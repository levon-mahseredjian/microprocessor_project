==> flow/design.v <==
`timescale 1ns / 1ps
module Decoder(
    input clk,
    input rst,
    input [3:0] w,
    output reg a,
    output reg b,
    output reg out_reg,
    output reg [1:0] s,
    output reg mux1,
    output reg mux2,
    output reg alu,
    output reg [3:0] alu_op,
    output reg clraccum,
    output reg ir,
    output reg pc,
    input [3:0] en,
    input flag_bit
  );
  reg int_a;
  reg int_b;
  reg int_out_reg;
  reg [1:0] int_s;
  reg int_alu;
  reg int_clraccum;
  always @(posedge clk or posedge rst)
  begin
    if (rst == 1'b1)
    begin
      a <= 1'b0;
      b <= 1'b0;
      out_reg <= 1'b0;
      s <= 2'b00;
      mux1 <= 1'b0;
      mux2 <= 1'b0;
      alu <= 1'b0;
      clraccum <= 1'b1;
      ir <= 1'b0;
      pc <= 1'b0;
      alu_op <= {4{1'b1}};
      int_a <= 1'b0;
      int_b <= 1'b0;
      int_out_reg <= 1'b0;
      int_s <= 2'b00;
      int_alu <= 1'b0;
      int_clraccum <= 1'b1;
    end
    else if (clk == 1'b1)
    begin
      a <= 1'b0;
      b <= 1'b0;
      out_reg <= 1'b0;
      s <= 2'b00;
      alu <= 1'b0;
      clraccum <= 1'b0;
      ir <= 1'b0;
      pc <= 1'b0;
      int_clraccum <= 1'b0;
      case (en)
        4'b1000:
        begin  
          ir <= 1'b1;
        end
        4'b0100:
        begin  
          case (w)
            4'b0000:
              int_a <= 1'b1;   
            4'b0001:
              int_b <= 1'b1;   
            4'b0010:
              int_out_reg <= 1'b1;   
            4'b0011:
            begin
              mux1 <= 1'b0;
              int_s <= 2'b11;
            end   
            4'b0100:
            begin
              mux1 <= 1'b1;
              int_s <= 2'b11;
            end   
            4'b0101:
              int_s <= 2'b01;  
            4'b0110:
              int_s <= 2'b10;  
            4'b0111:
            begin
              if (flag_bit == 1)
              begin
                mux1 <= 1'b0;
                mux2 <= 1'b0;
                int_alu <= 1'b1;
                alu_op <= 4'b0011;
              end
            end   
            4'b1000:
            begin
              if (flag_bit == 1)
              begin
                mux2 <= 1'b1;
                int_alu <= 1'b1;
                alu_op <= 4'b0011;
              end
            end   
            4'b1001:
            begin
              int_alu <= 1'b1;
              alu_op <= 4'b0011;
            end   
            4'b1010:
            begin
              int_alu <= 1'b1;
              alu_op <= 4'b0100;
            end   
            4'b1011:
            begin
              int_alu <= 1'b1;
              alu_op <= 4'b0110;
            end   
            4'b1100:
            begin
              int_alu <= 1'b1;
              alu_op <= 4'b0000;
            end   
            4'b1101:
            begin
              int_alu <= 1'b1;
              alu_op <= 4'b0001;
            end   
            4'b1110:
            begin
              int_alu <= 1'b1;
              alu_op <= 4'b0010;
            end   
            4'b1111:
              int_clraccum <= 1'b1;   
          endcase
        end
        4'b0010:
        begin  
          a <= int_a;
          b <= int_b;
          out_reg <= int_out_reg;
          s <= int_s;
          alu <= int_alu;
          clraccum <= int_clraccum;
        end
        4'b0001:
        begin  
          int_a <= 1'b0;
          int_b <= 1'b0;
          int_out_reg <= 1'b0;
          int_s <= 1'b0;
          int_alu <= 1'b0;
          int_clraccum <= 1'b0;
          pc <= 1'b1;
        end
      endcase
    end
  end
endmodule
**From RTL to reports: Decoder**

Tool output for the design above, in the order of the flow.
Line numbers count from 1 in the design file above.
Operators carry their Yosys type and port widths (W data, S select, Z words).
Cell names lack the library's common part.
The mark -- stands for no value.

- Top module: Decoder
- Clock: clk
- Library: sky130hd
- Timing corner: tt_025C_1v80

**Word-level counts**

Yosys after proc, flatten, opt, wreduce and memory -nomap, before mapping. Memory bits, and registers merged into a memory's read port (data or address), are not among the register bits. Print and check cells are not counted.

- Register bits: 22
- Bits in latches: 0
- Bits in writable memories: 0
- ROM bits: 0
- Clocked read ports x word width: 0
- Memories: 0
- Output and inout port bits: 15
- Elaborated cells: 87

- Add/subtract/negate cells: 0
- $mul: 0
- Div/mod/pow operators: 0
- Order comparisons: 0
- Equality and inequality tests: 28
- Shift-type cells: 0
- Muxes and demuxes: 26
- Bitwise gates (word level): 0
- Reduce/logical cells: 16

Operators by type and width:

| cell | number |
|---|---|
| $eq A4 B4 Y1 const B | 9 |
| $pmux W4 S7 | 1 |
| $eq A4 B3 Y1 const B | 5 |
| $mux W1 | 14 |
| $eq A4 B2 Y1 const B | 3 |
| $pmux W1 S2 | 6 |
| $ne A2 B2 Y1 const B | 5 |
| $reduce_and A3 Y1 | 3 |
| $reduce_and A2 Y1 | 4 |
| $eq A4 B1 Y1 const B | 2 |
| $ne A4 B4 Y1 const B | 2 |
| $reduce_bool A8 Y1 | 1 |
| $reduce_or A6 Y1 | 1 |
| $pmux W2 S3 | 1 |
| $reduce_bool A2 Y1 | 2 |
| $reduce_or A2 Y1 | 2 |
| $logic_not A4 Y1 | 1 |
| $reduce_and A4 Y1 | 1 |
| $pmux W2 S2 | 1 |
| $mux W4 | 1 |
| $ne A3 B3 Y1 const B | 1 |
| $reduce_bool A3 Y1 | 1 |
| $pmux W1 S3 | 1 |
| $ne A2 B1 Y1 const B | 1 |
| $mux W2 | 1 |

**Logic depth**

Yosys ltp: most cells in a row. Word level: on the elaborated netlist, between registers, memories and ports. Mapped: between sequential cells and ports; inverters and the memories' decode and read muxes count.

- Depth after elaboration: 4
- ABC_AREA: 0
- Gate-level depth with buffers: 5

**Netlist**

Source: synth_stat.txt of the flow (Yosys; design flattened, memories mapped). It holds for the ABC_AREA given above (unset counts as 0); a run with the other value may have another netlist.

Cell types:

| type | number | area in all (um2) |
|---|---|---|
| dfrtp_1 | 16 | 400.384 |
| dfstp_2 | 6 | 157.651 |
| and2_1 | 7 | 43.792 |
| nor2_1 | 10 | 37.536 |
| a2111oi_4 | 1 | 27.526 |
| nor4b_1 | 3 | 26.275 |
| a31oi_1 | 4 | 25.024 |
| mux2_1 | 2 | 22.522 |
| o21ai_0 | 4 | 20.019 |
| inv_1 | 5 | 18.768 |
| a311oi_1 | 2 | 17.517 |
| clkbuf_1 | 4 | 15.014 |
| nor4b_2 | 1 | 15.014 |
| o31ai_1 | 2 | 15.014 |
| or4b_4 | 1 | 13.763 |
| mux2_2 | 1 | 11.261 |
| a21bo_2 | 1 | 10.01 |
| a21oi_1 | 2 | 10.01 |

Other cell types: 12; their cells: 13.

- Standard cells after synthesis: 85
- Chip area (Yosys): 974.7 um2
- Mapped flip-flops: 22

**Timing after synthesis**

OpenSTA on the mapped netlist: ideal clock, no wires. The path of least setup slack (recovery checks aside). Input and output delay are each 20% of the period. Register names are those of the netlist, which keeps one name where synthesis merged equal registers.

- Path type: in2reg
- Start point: in en[0]
- End point: reg alu_op[0]
- Clock period: 3.43 ns
- Input delay: 0.686 ns
- Time at the first pin: 0.686 ns
- Arrival: 2.011 ns
- Required time: 3.345 ns
- Setup slack: 1.334 ns
- Delay of the path: 1.410 ns
- Stages: 3
- Buffers on the path: 0
- Synthesis period reached: 2.096 ns

"delay of the path" is the arrival time less input delay plus setup time.
"stages" counts driving pins, that of a launching flip-flop among them; a cell with two outputs on the path counts twice.
"synthesis period reached" = period - worst setup slack (recovery checks aside). The figure is calculated, with input and output delays left at 20% of the set period.
The rows between start and end are the longest chain of elaborated cells between them; the timing report does not say that the signal goes this way. Where chains are equally long, one stands for them.
A line is the first line of the expression or statement that the cell stems from. Yosys adds cells for indexed reads and writes and turns some case tables into memories.
At most two assigning lines are given for a register; there are more.

- Cells stage by stage: or4b_4 a2111oi_4 mux2_1
- Length of the longest elaborated chain: 2

Ends and longest elaborated chain, post-synthesis:

| element | RTL line | text |
|---|---|---|
| from (decl) | 17 | `input [3:0] en,` |
| $eq A4 B3 Y1 | 59 | `case (en)` |
| $reduce_and A3 Y1 | -- |  |
| to (assign) | 40 | `alu_op <= {4{1'b1}};` |
| to (assign) | 94 | `alu_op <= 4'b0011;` |
| to (decl) | 13 | `output reg [3:0] alu_op,` |

**Path in the finished layout**

Path of least setup slack in the final report of run 2 (OpenROAD, finished layout, wires in). Where an end is a register, its clock arrival counts in the times.

- Path type: in2reg
- Start point: in en[0]
- End point: reg alu_op[0]
- Clock period: 2.04 ns
- Input delay: 0.41 ns
- Time at the first pin: 0.41 ns
- Arrival: 2.24 ns
- Required time: 2.27 ns
- Setup slack: 0.04 ns
- Stages: 4
- Buffers on the path: 1

The rows between start and end are the longest chain of elaborated cells between them; the timing report does not say that the signal goes this way. Where chains are equally long, one stands for them.
At most two assigning lines are given for a register; there are more.

- Cells stage by stage: clkdlybuf4s50_1 or4b_4 a2111oi_4 mux2_1
- Length of the longest elaborated chain: 2

Ends and longest elaborated chain, post-layout:

| element | RTL line | text |
|---|---|---|
| from (decl) | 17 | `input [3:0] en,` |
| $eq A4 B3 Y1 | 59 | `case (en)` |
| $reduce_and A3 Y1 | -- |  |
| to (assign) | 40 | `alu_op <= {4{1'b1}};` |
| to (assign) | 94 | `alu_op <= 4'b0011;` |
| to (decl) | 13 | `output reg [3:0] alu_op,` |

# Flow runs of Decoder

Measured data: module Decoder, platform sky130hd, 2 stored runs of the flow under differing settings, order arbitrary. Input and output delays are each 20% of the period that was set; the output load is 0.01 pF.
"achieved period": clock period set for the run, less the worst setup slack. It is reckoned from that one timing run; input and output delays stay at 20% of the period that was set.
"critical setup path time" = time allowed to the worst setup path (clock period - input delay - output delay, where it has them) - its slack; a late launch clock adds to it, a late capture clock takes from it.
"total design power": no workload was simulated; the value follows from the tool's default switching activity.
Settings: n/a = not set for that run.
A result given as n/a is not shown for that run.

| item | run 1 | run 2 |
|---|---|---|
| period_ns | 1.51 | 2.04 |
| CORE_UTILIZATION | 70 | 40 |
| PLACE_DENSITY | 0.36 | n/a |
| CELL_PAD_IN_SITES_GLOBAL_PLACEMENT | 3 | n/a |
| ABC_AREA | 0 | n/a |
| CTS_CLUSTER_SIZE | 96 | n/a |
| CAP_MARGIN | 35 | 20 |
| CORE_MARGIN | 2 | 2 |
| SLEW_MARGIN | 20 | 20 |
| SETUP_SLACK_MARGIN | n/a | -0.12 |
| standard-cell area after layout (um2) | n/a | 1,431.4 |
| achieved period (ns) | n/a | 2.002 |
| die area (um2) | n/a | 2,847.8 |
| critical setup path time (ns) | n/a | 1.59 |
| critical path kind | n/a | in2reg |
| lowest setup slack (ns) | n/a | 0.038 |
| total negative setup slack (ns) | n/a | 0.000 |
| area of the synthesized netlist (um2) | n/a | 974.7 |
| utilization in the final report (%) | n/a | 63.5 |
| total design power (mW) | n/a | 0.9001 |

Run 1: stopped before the end: placement reported GPL-0301
