==> flow/design.v <==
`timescale 1ns / 1ps
module Shifter(
    input clk,
    input rst,
    input [1:0] s,
    input [7:0] din,
    output [7:0] so,
    output flag
  );
  reg [8:0] q;
  always @(posedge clk or posedge rst)
  begin
    if (rst)
      q <= {9{1'b0}};
    else
    case (s)
      2'b11 :  
        q <= {din, q[0]};
      2'b01 :  
        q <= q >> 1;
      2'b10 :  
      begin
        q[8:1] <= q[8:1] << 1;
        q[0] <= q[0];
      end
      default:
        q <= q;
    endcase
  end
  assign flag = q[0];
  assign so = q[8:1];
endmodule
# == Step by step through the tools: Shifter ==
# Tool output for the design above, in the order of the flow.
# Lines are those of the file above, counted from 1.
# Library cell names are shortened.
# Not given: --
# setup
design,Shifter
clock,clk
library,sky130hd
corner,tt_025C_1v80

# == Elaborated design ==
# Yosys after proc, flatten, opt, wreduce and memory -nomap, before mapping. Memory bits, and registers merged into a memory's read port (data or address), are not among the register bits. Print and check cells are not counted. Equal cells are merged and count once.
# bits
elab_cells,7
in_bits,12
regBits,9
out_inout_bits,9
# op_classes
eq_ne,3
mux,1
n_reduce_logical,1
# ops
op,count
parallel mux 8 bit (select 3 bit),1
== test 2 bit with constant B,2
nonzero test 3 bit,1
== test 2 x 1 -> 1 bit with constant B,1

# == Depth ==
# Depth = most cells in a row (Yosys ltp): at word level without a register or memory, in the mapped netlist without a sequential cell, where the memories' decode and read muxes count.
# depth
ltp_word,2
ABC_AREA,0
depth_mapped,6

# == Synthesis result ==
# Source: synth_stat.txt of the flow (Yosys; design flattened, memories mapped). It holds for the ABC_AREA given above (unset counts as 0); a run with the other value may have another netlist.
# by_type
type,count,type_area_um2
dfrtp_1,9,225.216
a221oi_2,6,90.086
nor3_2,6,60.058
nor2b_1,8,50.048
ha_1,3,37.536
nor3_1,6,30.029
nand2b_4,1,13.763
a31oi_1,2,12.512
inv_1,3,11.261
mux2_1,1,11.261
buf_2,2,10.01
o21ai_1,2,10.01
buf_4,1,7.507
nand2_1,2,7.507
# synth_totals
mapped_area_mm2,0.0005768
flip_flops,9
buffers,3
cells,52

# == Path before layout ==
# Source: OpenSTA report_checks on the synthesized netlist (no wires, ideal clock, input and output delay 20% of the period each), path of least setup slack; recovery checks are left aside. Register names are those of the netlist, which keeps one name where synthesis merged equal registers.
# synth_path
path_kind,input to register
from,input s[0]
to,register q[5]
path_delay_ps,937
path_slack_ps,1175
arrival_time_ps,1338
setup_ps,127
input_delay_ps,528
stages,6
period_ps,2640
period_less_setup_slack_ps,1465
# "path_delay_ps" = arrival - input delay + setup time.
# "stages" counts driving pins, that of a launching flip-flop among them; a cell with two outputs on the path counts twice.
# "period_less_setup_slack_ps" is the clock period less the worst setup slack; recovery checks do not enter. This is arithmetic on one report: input and output delays are still those of the set period (20% each).
# Between the ends stands the longest chain of elaborated cells between them, by number of cells; it is not shown to be the way that was timed. Of several equally long chains one is given.
# Each line given opens the expression or statement behind the cell; cells for indexed reads and writes are added by Yosys, which also makes memories of some case tables.
# A register here has more assigning lines than the two given.
# synth_via
path_cell_list,inv_1 > ha_1 > buf_4 > nand2b_4 > a221oi_2 > nor3_2
elab_chain_cells,2
cells_between,5
cone_lines,1
cone_classes,eq/ne (3); mux (1); reduce/logical (1)
# synth_lines
item,line,text
start: declaration,5,"input [1:0] s,"
== test 2 bit,16,case (s)
parallel mux 8 bit (select 3 bit),16,
end: assignment,18,"q <= {din, q[0]};"
end: assignment,20,q <= q >> 1;
end: declaration,10,reg [8:0] q;

# == Path in the finished layout ==
# From the final timing report of job 2: the path of least setup slack in the routed layout; clock arrival at registers is part of the times.
# The report prints the path's times to 10 ps; the period is as set.
# layout_path
path_kind,register to output
from,register q[4]
to,output so[3]
period_ps,1710
stages,2
path_slack_ps,90
arrival_time_ps,1280
out_delay_ps,340
# A register here has more assigning lines than the two given.
# layout_via
path_cell_list,dfrtp_1 > clkdlybuf4s50_1
elab_chain_cells,0
cells_between,0
cone_lines,0
# layout_lines
item,line,text
start: declaration,10,reg [8:0] q;
start: assignment,18,"q <= {din, q[0]};"
start: assignment,20,q <= q >> 1;
end: declaration,7,"output [7:0] so,"

# Flow measurements of Shifter on sky130hd: 2 stored runs with different settings, listed in no order. Input and output delays are each 20% of the period that was set; the output load is 0.01 pF.
# "achieved_period_ps" means the clock period less the worst setup slack. The figure is calculated, with input and output delays left at 20% of the set period.
# Among the settings, . means not set for that run.
# Results: . = not shown.
item,job 1,job 2
period_ns,1.2,1.71
CORE_UTILIZATION,61,25
PLACE_DENSITY_LB_ADDON,0.2,0.06
CELL_PAD_IN_SITES_GLOBAL_PLACEMENT,3,.
CELL_PAD_IN_SITES_DETAIL_PLACEMENT,0,.
SLEW_MARGIN,0,20
MIN_ROUTING_LAYER,met2,met2
CAP_MARGIN,20,20
CORE_MARGIN,2,3
TNS_END_PERCENT,.,25
GPL_TIMING_DRIVEN,.,1
CTS_CLUSTER_SIZE,.,76
setup_ws_ps,.,91
yosys_chip_area_mm2,.,0.0005768
achieved_period_ps,.,1619
utilization_frac,.,0.419
dieArea_mm2,.,0.0029198
# Job 1: incomplete, placement halted on FLW-0024
