==> flow/design.v <==
`timescale 1ns / 1ps
module ALU #(
    parameter DATA_SIZE = 8,
    parameter OP_CODE_SIZE = 4
) (
    input [(DATA_SIZE)-1:0]         A, B,                    
    input [(OP_CODE_SIZE)-1:0]      OP_CODE,                 
    input                           CLOCK, RESET, ENABLE,    
    output reg [(DATA_SIZE)-1:0]    RESULT,                  
    output reg                      VALID_OUT               
);
reg CARRY_IN = 0;
reg CARRY_OUT = 0;
always @ (posedge CLOCK, posedge RESET) begin
    if (RESET == 1'b1) begin
        RESULT      <= {DATA_SIZE{1'b0}};
        VALID_OUT   <= 1'b0;
        CARRY_OUT   <= 1'b0;
    end
    else if (CLOCK == 1'b1) begin
        if (ENABLE == 1'b1) begin
            case(OP_CODE)
                4'b0000:   begin
                    {CARRY_OUT,RESULT}  <= {1'b0,A} & {CARRY_IN,B};  
                    VALID_OUT           <= 1'b1;                     
                end
                4'b0001:   begin
                    RESULT <= A | B;
                    VALID_OUT <= 1'b1;
                end
                4'b0010:   begin
                    RESULT <= A ^ B;
                    VALID_OUT <= 1'b1;
                end
                4'b0011:   begin
                    {CARRY_OUT,RESULT} <= {1'b0,A} + {CARRY_IN,B}; 
                    VALID_OUT <= 1'b1;   
                end
                4'b0100:   begin
                    {CARRY_OUT,RESULT} <= {1'b0,A} - {CARRY_IN,B};  
                    VALID_OUT <= 1'b1;
                end
                4'b0101:   begin          
                    RESULT <= ~A;
                    VALID_OUT <= 1'b1;
                end
                4'b0110:   begin
                    RESULT <= ~B;
                    VALID_OUT <= 1'b1;
                end
                4'b0111:   begin
                    RESULT <= B;
                    VALID_OUT <= 1'b1;
                end
                default: VALID_OUT <= 1'b0;
            endcase
        end else begin
            VALID_OUT <= 1'b0;
        end
    end
end
endmodule
== Reports on ALU ==
The steps from the RTL of ALU to its reports follow in flow order.
Lines are those of the file above, counted from 1.
Cell names lack the library's common part.
Not given: n/a

* Top: ALU
* Clock: CLOCK
* Standard-cell library: sky130hd
* Library corner: tt_025C_1v80

== After elaboration ==
Counts by Yosys on the flattened word-level netlist (proc, flatten, opt, wreduce; memories kept). Register bits leave out memories and registers merged into their read ports (data or address). Print and check cells are left out.

* Bits of input ports: 23
* Register bits: 9

* Bitwise operators: 5
* Equal/unequal tests: 7
* Muxes and demuxes: 3
* $add $sub $neg: 2
* Reduce/logical cells: 4

{| class="wikitable"
|+ Operators by type and width
! operator !! count
|-
| parallel mux 8 bit (select 8 bit) || 1
|-
| equality test 4 x 3 -> 1 bit (second input constant) || 4
|-
| inverter 8 bit || 2
|-
| equality test 4 x 2 -> 1 bit (second input constant) || 2
|-
| adder 8 bit || 1
|-
| subtractor 8 bit || 1
|-
| AND 8 bit || 1
|-
| bitwise OR 8 bit || 1
|-
| bitwise XOR 8 bit || 1
|-
| nonzero test 8 bit || 1
|-
| OR reduction 8 bit || 1
|-
| equality test 4 x 1 -> 1 bit (second input constant) || 1
|-
| zero test 4 bit || 1
|-
| AND reduction 2 bit || 1
|-
| 2-to-1 mux 1 bit || 2
|}

== Longest topological paths ==
Yosys ltp: most cells in a row. Word level: on the elaborated netlist, between registers, memories and ports. Mapped: between sequential cells and ports; inverters and the memories' decode and read muxes count.

* Word-level depth: 4
* ABC_AREA: 1
* Depth in mapped cells: 17
* Depth with buffers taken out: 17

== Synthesis result ==
Yosys stat after the flow's synthesis: flattened, memories mapped to cells. It holds for the ABC_AREA given above (unset counts as 0); a run with the other value may have another netlist.

* Standard cells after synthesis: 250
* Synthesis area: 1560.2 um^2
* Sequential area: 225.2 um^2
* Flip-flop cells: 9
* Buffers: 0

{| class="wikitable"
|+ Cells by type
! type !! count
|-
| ha_1 || 24
|-
| nand2_1 || 71
|-
| dfrtp_1 || 9
|-
| inv_1 || 43
|-
| nand3_1 || 19
|-
| o21ai_0 || 19
|-
| a21oi_1 || 11
|-
| nor2_1 || 14
|-
| xor2_1 || 5
|-
| or2_2 || 6
|-
| nand4_1 || 4
|-
| nand2_4 || 2
|-
| fa_1 || 1
|-
| o221ai_1 || 2
|-
| nor3_4 || 1
|-
| o211ai_1 || 2
|-
| nand2_2 || 2
|-
| nor3b_2 || 1
|}

Other cell types: 10; their cells: 14.

== Path before layout ==
Path of least setup slack by OpenSTA after synthesis, without wires, with an ideal clock, recovery checks aside; 20% of the period is set as input and as output delay. Where synthesis merged equal registers, the netlist keeps one of their names.

* Path kind: in2reg
* Start: input B[1]
* End: register RESULT[7]
* Path delay: 1780 ps
* Arrival: 2408 ps
* Setup time: 116 ps
* Required time: 3604 ps
* Period: 3720 ps
* External input delay: 744 ps
* Launch time at the first pin: 744 ps
* Driving pins on the path: 17
* Setup slack: 1195 ps
* Synthesis period reached: 2525 ps

"path delay" = arrival - input delay + setup time.
"driving pins on the path": output pins that drive a net of the path, with the launching flip-flop's if there is one; two outputs of one cell count as two.
"synthesis period reached" = period - worst setup slack (recovery checks aside). The figure is calculated, with input and output delays left at 20% of the set period.
The rows between start and end are the longest chain of elaborated cells between them; the timing report does not say that the signal goes this way. Where chains are equally long, one stands for them.
Each line given opens the expression or statement behind the cell; cells for indexed reads and writes are added by Yosys, which also makes memories of some case tables.
At most two assigning lines are given for a register; there are more.

* Cells stage by stage: inv_1 ha_1 nand3_1 o31ai_1 xor2_1 inv_1 ha_1 nand2_1 inv_1 a21oi_1 nand2_1 inv_1 nand2_1 nand3_1 nand2_1 nand2_1 nand2_1
* Cells in the longest elaborated chain: 2

{| class="wikitable"
|+ Ends and longest elaborated chain, after synthesis
! element !! line !! source
|-
| start, declared || 6 || <nowiki>input [(DATA_SIZE)-1:0]         A, B,</nowiki>
|-
| subtractor 8 bit || 40 || <nowiki>{CARRY_OUT,RESULT} <= {1'b0,A} - {CARRY_IN,B};</nowiki>
|-
| parallel mux 8 bit (select 8 bit) || 22 || <nowiki>case(OP_CODE)</nowiki>
|-
| end, assigned || 28 || <nowiki>RESULT <= A | B;</nowiki>
|-
| end, assigned || 32 || <nowiki>RESULT <= A ^ B;</nowiki>
|-
| end, declared || 9 || <nowiki>output reg [(DATA_SIZE)-1:0]    RESULT,</nowiki>
|}

== Path in the finished layout ==
From the final timing report of record 2: the path of least setup slack in the routed layout; clock arrival at registers is part of the times.
The report prints the path's times to 10 ps; the period is as set.

* Path kind: in2reg
* Start: input OP_CODE[2]
* End: register RESULT[5]
* Required time: 2980 ps
* Arrival: 2860 ps
* Launch time at the first pin: 570 ps
* Driving pins on the path: 16
* Setup time: 100 ps
* Period: 2830 ps
* Setup slack: 120 ps
* External input delay: 570 ps

The rows between start and end are the longest chain of elaborated cells between them; the timing report does not say that the signal goes this way. Where chains are equally long, one stands for them.
At most two assigning lines are given for a register; there are more.

* Cells stage by stage: clkdlybuf4s50_1 inv_2 nor2_4 buf_4 a21oi_1 xor2_1 ha_1 a21oi_2 buf_4 or2_2 nand3_1 nand2_1 nand3_1 nand2_1 nand2_1 nand2_1
* Cells in the longest elaborated chain: 3

{| class="wikitable"
|+ Ends and longest elaborated chain, after layout
! element !! line !! source
|-
| start, declared || 7 || <nowiki>input [(OP_CODE_SIZE)-1:0]      OP_CODE,</nowiki>
|-
| equality test 4 x 3 -> 1 bit || 22 || <nowiki>case(OP_CODE)</nowiki>
|-
| nonzero test 8 bit || n/a ||
|-
| AND reduction 2 bit || n/a ||
|-
| end, assigned || 28 || <nowiki>RESULT <= A | B;</nowiki>
|-
| end, assigned || 32 || <nowiki>RESULT <= A ^ B;</nowiki>
|-
| end, declared || 9 || <nowiki>output reg [(DATA_SIZE)-1:0]    RESULT,</nowiki>
|}

## Implementation results

Measured data: module ALU, platform sky130hd, 2 stored runs of the flow under differing settings, order arbitrary. Input and output delays are each 20% of the period that was set; the output load is 0.01 pF.
By "achieved period" is meant the clock period of the run minus its worst setup slack. This is arithmetic on one report: input and output delays are still those of the set period (20% each).
"time used up by the worst setup path" means the part of the period allowed to the worst setup path (the constraints hold back 20% at inputs and 20% at outputs) less its slack; where the path has registers, the arrival times of their clocks count too.
"power": no workload was simulated; the value follows from the tool's default switching activity.
"time used up by the worst setup path" is given in steps of 10 ps.

=== Record 1 ===
{| class="wikitable"
! Setting !! Value
|-
| period_ns || 2.42
|-
| CORE_UTILIZATION || 60
|-
| SETUP_SLACK_MARGIN || 0.66
|-
| PLACE_DENSITY_LB_ADDON || 0.29
|-
| CORE_ASPECT_RATIO || 0.71
|-
| CELL_PAD_IN_SITES_GLOBAL_PLACEMENT || 1
|-
| GPL_ROUTABILITY_DRIVEN || 0
|-
| CTS_CLUSTER_SIZE || 95
|-
| CAP_MARGIN || 25
|-
| CORE_MARGIN || 2
|-
| SLEW_MARGIN || 20
|}
Unfinished; error FLW-0024 in placement.

=== Record 2 ===
{| class="wikitable"
! Setting !! Value
|-
| period_ns || 2.83
|-
| CORE_UTILIZATION || 49
|-
| PLACE_DENSITY || 0.61
|-
| CORE_MARGIN || 8
|-
| CELL_PAD_IN_SITES_GLOBAL_PLACEMENT || 0
|-
| TNS_END_PERCENT || 55
|-
| ABC_AREA || 1
|-
| GPL_ROUTABILITY_DRIVEN || 0
|-
| CTS_CLUSTER_DIAMETER || 40
|-
| CAP_MARGIN || 20
|-
| MAX_ROUTING_LAYER || met5
|-
| SLEW_MARGIN || 20
|-
! Result !! Value
|-
| Post-synthesis cell area || 1560.2 um^2
|-
| Die outline area || 5246.1 um^2
|-
| Standard-cell area after routing || 2244.7 um^2
|-
| Final design utilization || 73.5 %
|-
| Setup slack of the worst path || 121 ps
|-
| Setup total negative slack || 0 ps
|-
| Worst hold slack || 476 ps
|-
| Power || 0.6246 mW
|-
| Achieved period || 2709 ps
|-
| Time used up by the worst setup path || 2140 ps
|-
| Critical path type || in2reg
|}
